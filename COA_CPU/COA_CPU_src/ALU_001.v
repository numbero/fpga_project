==> flow/design.v <==
`timescale 1ns / 1ps
module ALU_001(ACC_IN,BR_IN,ALU_OUT,CON,CLK,zflag,RST);
	input CLK,RST;
	input signed[15:0] BR_IN,ACC_IN;
	input [31:0] CON;
	output reg zflag;
	output reg [15:0] ALU_OUT;
	initial
		begin
		ALU_OUT <= 0;
		zflag <= 0;
	end
	always@(posedge CLK or posedge RST)
		begin
		if(RST)
			begin
			ALU_OUT = 0;
			zflag = 0;
		end
		else
			begin
			if(CON[6]&&CON[7])
				begin
				case(CON[19:16])
					4'b0000:	ALU_OUT = ACC_IN + BR_IN;
					4'b0001:	ALU_OUT = ACC_IN - BR_IN;
					4'b0010:	ALU_OUT = ACC_IN * BR_IN;
					4'b0011:	ALU_OUT = ACC_IN / BR_IN;
					4'b0100:	ALU_OUT = ACC_IN & BR_IN;
					4'b0101:	ALU_OUT = ACC_IN | BR_IN;
					4'b0110:	ALU_OUT = ~BR_IN ;
					4'b0111:	ALU_OUT = BR_IN;
					4'b1000:	ALU_OUT = ACC_IN << 1;
					4'b1001:	ALU_OUT = ACC_IN >> 1;
					default:;
				endcase
				if(ALU_OUT==0)
					zflag = 1;
				else
					zflag = 0;
			end
			else;
		end		
	end
endmodule
# Step by step through the tools: ALU_001

Tool output for the design above, in the order of the flow.
Line numbers count from 1 in the design file above.
Library cell names are shortened.
A cell with -- has no value.

Top module: ALU_001
Clock input: CLK
Cell library: sky130hd
Corner: tt_025C_1v80

# After elaboration

Counts by Yosys on the flattened word-level netlist (proc, flatten, opt, wreduce; memories kept). Register bits leave out memories and registers merged into their read ports (data or address). Print and check cells are left out. Cells with the same type and inputs are merged into one.

Register bits after elaboration: 17
Latch bits: 0
RAM bits: 0
ROM bits: 0
Word width x clocked read ports: 0
Memories: 0
Bits of input ports: 66
Output and inout port bits: 17
Elaborated cells: 24

Add/sub/neg operators: 2
Multiply operators: 1
Div/mod/pow operators: 1
$lt $le $gt $ge: 0
Equality and inequality tests: 9
Shift-type cells: 0
Multiplexer cells: 3
Bitwise operators: 3
Reductions and logical operators: 3

Operator list:

| kind                                                     | count |
| 16-bit by 16-bit divider with 16-bit output              | 1 |
| 16-bit by 16-bit multiplier with 16-bit output           | 1 |
| 16-bit parallel mux with 10-bit select                   | 1 |
| 16-bit adder                                             | 1 |
| 16-bit subtractor                                        | 1 |
| 16-bit bitwise AND                                       | 1 |
| 16-bit bitwise OR                                        | 1 |
| 16-bit NOT                                               | 1 |
| 16-bit zero test                                         | 1 |
| 4-bit by 3-bit == test with 1-bit output with constant B | 4 |
| 16-bit two-way mux                                       | 1 |
| 4-bit by 2-bit == test with 1-bit output with constant B | 2 |
| 4-bit == test with constant B                            | 2 |
| 4-bit by 1-bit == test with 1-bit output with constant B | 1 |
| 4-bit zero test                                          | 1 |
| 1-bit logical AND                                        | 1 |
| 1-bit two-way mux                                        | 1 |

# Longest topological paths

Depth = most cells in a row (Yosys ltp): at word level without a register or memory, in the mapped netlist without a sequential cell, where the memories' decode and read muxes count.

Word-level depth: 5
ABC_AREA: 0
Mapped depth: 159
Gate-level depth less buffers: 148

# After synthesis

Yosys stat after the flow's synthesis: flattened, memories mapped to cells. It holds for the ABC_AREA given above (unset counts as 0); a run with the other value may have another netlist.
The area totals of this step are shown rounded.

Cells in the netlist: 2,136
Cell area after synthesis: 15,480 um^2
Sequential part of the area: 425.4 um^2
Flip-flop cells: 17
Buffers: 105

Cell types:

| cell     | count | total area (um^2) |
| ha_1     | 220   | 2,752.64 |
| fa_1     | 80    | 1.6E+03 |
| xnor2_1  | 108   | 945.907 |
| nand2_1  | 218   | 818.285 |
| a21oi_1  | 145   | 725.696 |
| nor2_1   | 180   | 675.648 |
| inv_1    | 178   | 668.141 |
| o21ai_0  | 102   | 510.49 |
| xor2_1   | 57    | 499.229 |
| dfrtp_1  | 17    | 425.408 |
| and2_1   | 67    | 419.152 |
| mux2_2   | 30    | 337.824 |
| o21a_1   | 43    | 322.81 |
| clkbuf_1 | 78    | 292.781 |
| a21o_1   | 34    | 255.245 |
| nor3_1   | 50    | 250.24 |
| mux2i_1  | 22    | 220.211 |
| nand3_1  | 43    | 215.206 |

Not listed: further types 67, cells in them 464.

# Timing after synthesis

Path of least setup slack by OpenSTA after synthesis, without wires, with an ideal clock, recovery checks aside; 20% of the period is set as input and as output delay. Where synthesis merged equal registers, the netlist keeps one of their names.

Path kind: input to register
Start point: input BR_IN[0]
End point: register zflag
Period: 42.3 ns
External input delay: 8.460 ns
Library setup time: 0.110 ns
Launch time at the first pin: 8.460 ns
Arrival time: 40.541 ns
Required time: 42.190 ns
Path slack: 1.649 ns
Path delay: 32.191 ns
Stages: 145
Path buffers: 16
Synthesis period reached: 40.651 ns

"path delay" is the arrival time less input delay plus setup time.
"stages" counts driving pins, that of a launching flip-flop among them; a cell with two outputs on the path counts twice.
"synthesis period reached" = period - worst setup slack (recovery checks aside). The figure is calculated, with input and output delays left at 20% of the set period.
Between the ends stands the longest chain of elaborated cells between them, by number of cells; it is not shown to be the way that was timed. Of several equally long chains one is given.
A line is the first line of the expression or statement that the cell stems from. Yosys adds cells for indexed reads and writes and turns some case tables into memories.
A register here has more assigning lines than the two given.

Cells stage by stage: clkbuf_1 -> inv_1 -> ha_1 -> or4b_2 -> nor4_1 -> or3_1 -> buf_2 -> and4_1 -> nand3_1 -> nor3_1 -> mux2i_1 -> ha_1 -> o21a_1 -> nor2_1 -> or2_2 -> o41ai_1 -> o21a_1 -> ha_1 -> [109 not listed] -> or4b_2 -> o211ai_1 -> clkbuf_1 -> inv_1 -> mux2_2 -> ha_1 -> a2111oi_0 -> nand2_1 -> o21ai_0 -> nand3_1 -> inv_1 -> o2111ai_1 -> or2_2 -> o41ai_1 -> a41oi_1 -> a2111oi_0 -> nand4b_1 -> o41ai_1
Cells in the longest elaborated chain: 5
Elaborated cells between the ends (all ways): 11
Source lines of those cells: 10
Those cells by class: 2 x add/sub; 1 x mul; 1 x div; 3 x mux; 3 x logic; 1 x reduce/logical

RTL lines, path after synthesis:

| what                                        | line | source |
| start: declaration                          | 4    | `input signed[15:0] BR_IN,ACC_IN;` |
| 16-bit by 16-bit divider with 16-bit output | 28   | `4'b0011: ALU_OUT = ACC_IN / BR_IN;` |
| 16-bit parallel mux with 10-bit select      | 24   | `case(CON[19:16])` |
| 16-bit two-way mux                          | 22   | `if(CON[6]&&CON[7])` |
| 16-bit zero test                            | 37   | `if(ALU_OUT==0)` |
| 1-bit two-way mux                           | 37   |  |
| end: assignment                             | 38   | `zflag = 1;` |
| end: assignment                             | 40   | `zflag = 0;` |
| end: declaration                            | 6    | `output reg zflag;` |

Settings of 2 stored flow runs for module ALU_001 (sky130hd), not sorted in any way. The constraints put input and output delay at 20% of the set period each and load the outputs with 0.01 pF.
Among the settings, - means not set for that run.

| item                               | job 1 | job 2 |
| period_ns                          | 38.6  | 32.3  |
| CORE_UTILIZATION                   | 38    | 68    |
| PLACE_DENSITY_LB_ADDON             | 0.22  | -     |
| HOLD_SLACK_MARGIN                  | -0.05 | -     |
| CORE_MARGIN                        | 2     | 8     |
| CELL_PAD_IN_SITES_GLOBAL_PLACEMENT | 0     | -     |
| CELL_PAD_IN_SITES_DETAIL_PLACEMENT | 2     | -     |
| TNS_END_PERCENT                    | 65    | 15    |
| MAX_ROUTING_LAYER                  | met4  | met4  |
| CAP_MARGIN                         | 20    | 20    |
| SLEW_MARGIN                        | 20    | 20    |
| PLACE_DENSITY                      | -     | 0.65  |
| CTS_CLUSTER_DIAMETER               | -     | 68    |

Job 1: no results, placement failed with DPL-0033
Job 2: no results, clock tree synthesis failed with DPL-0033
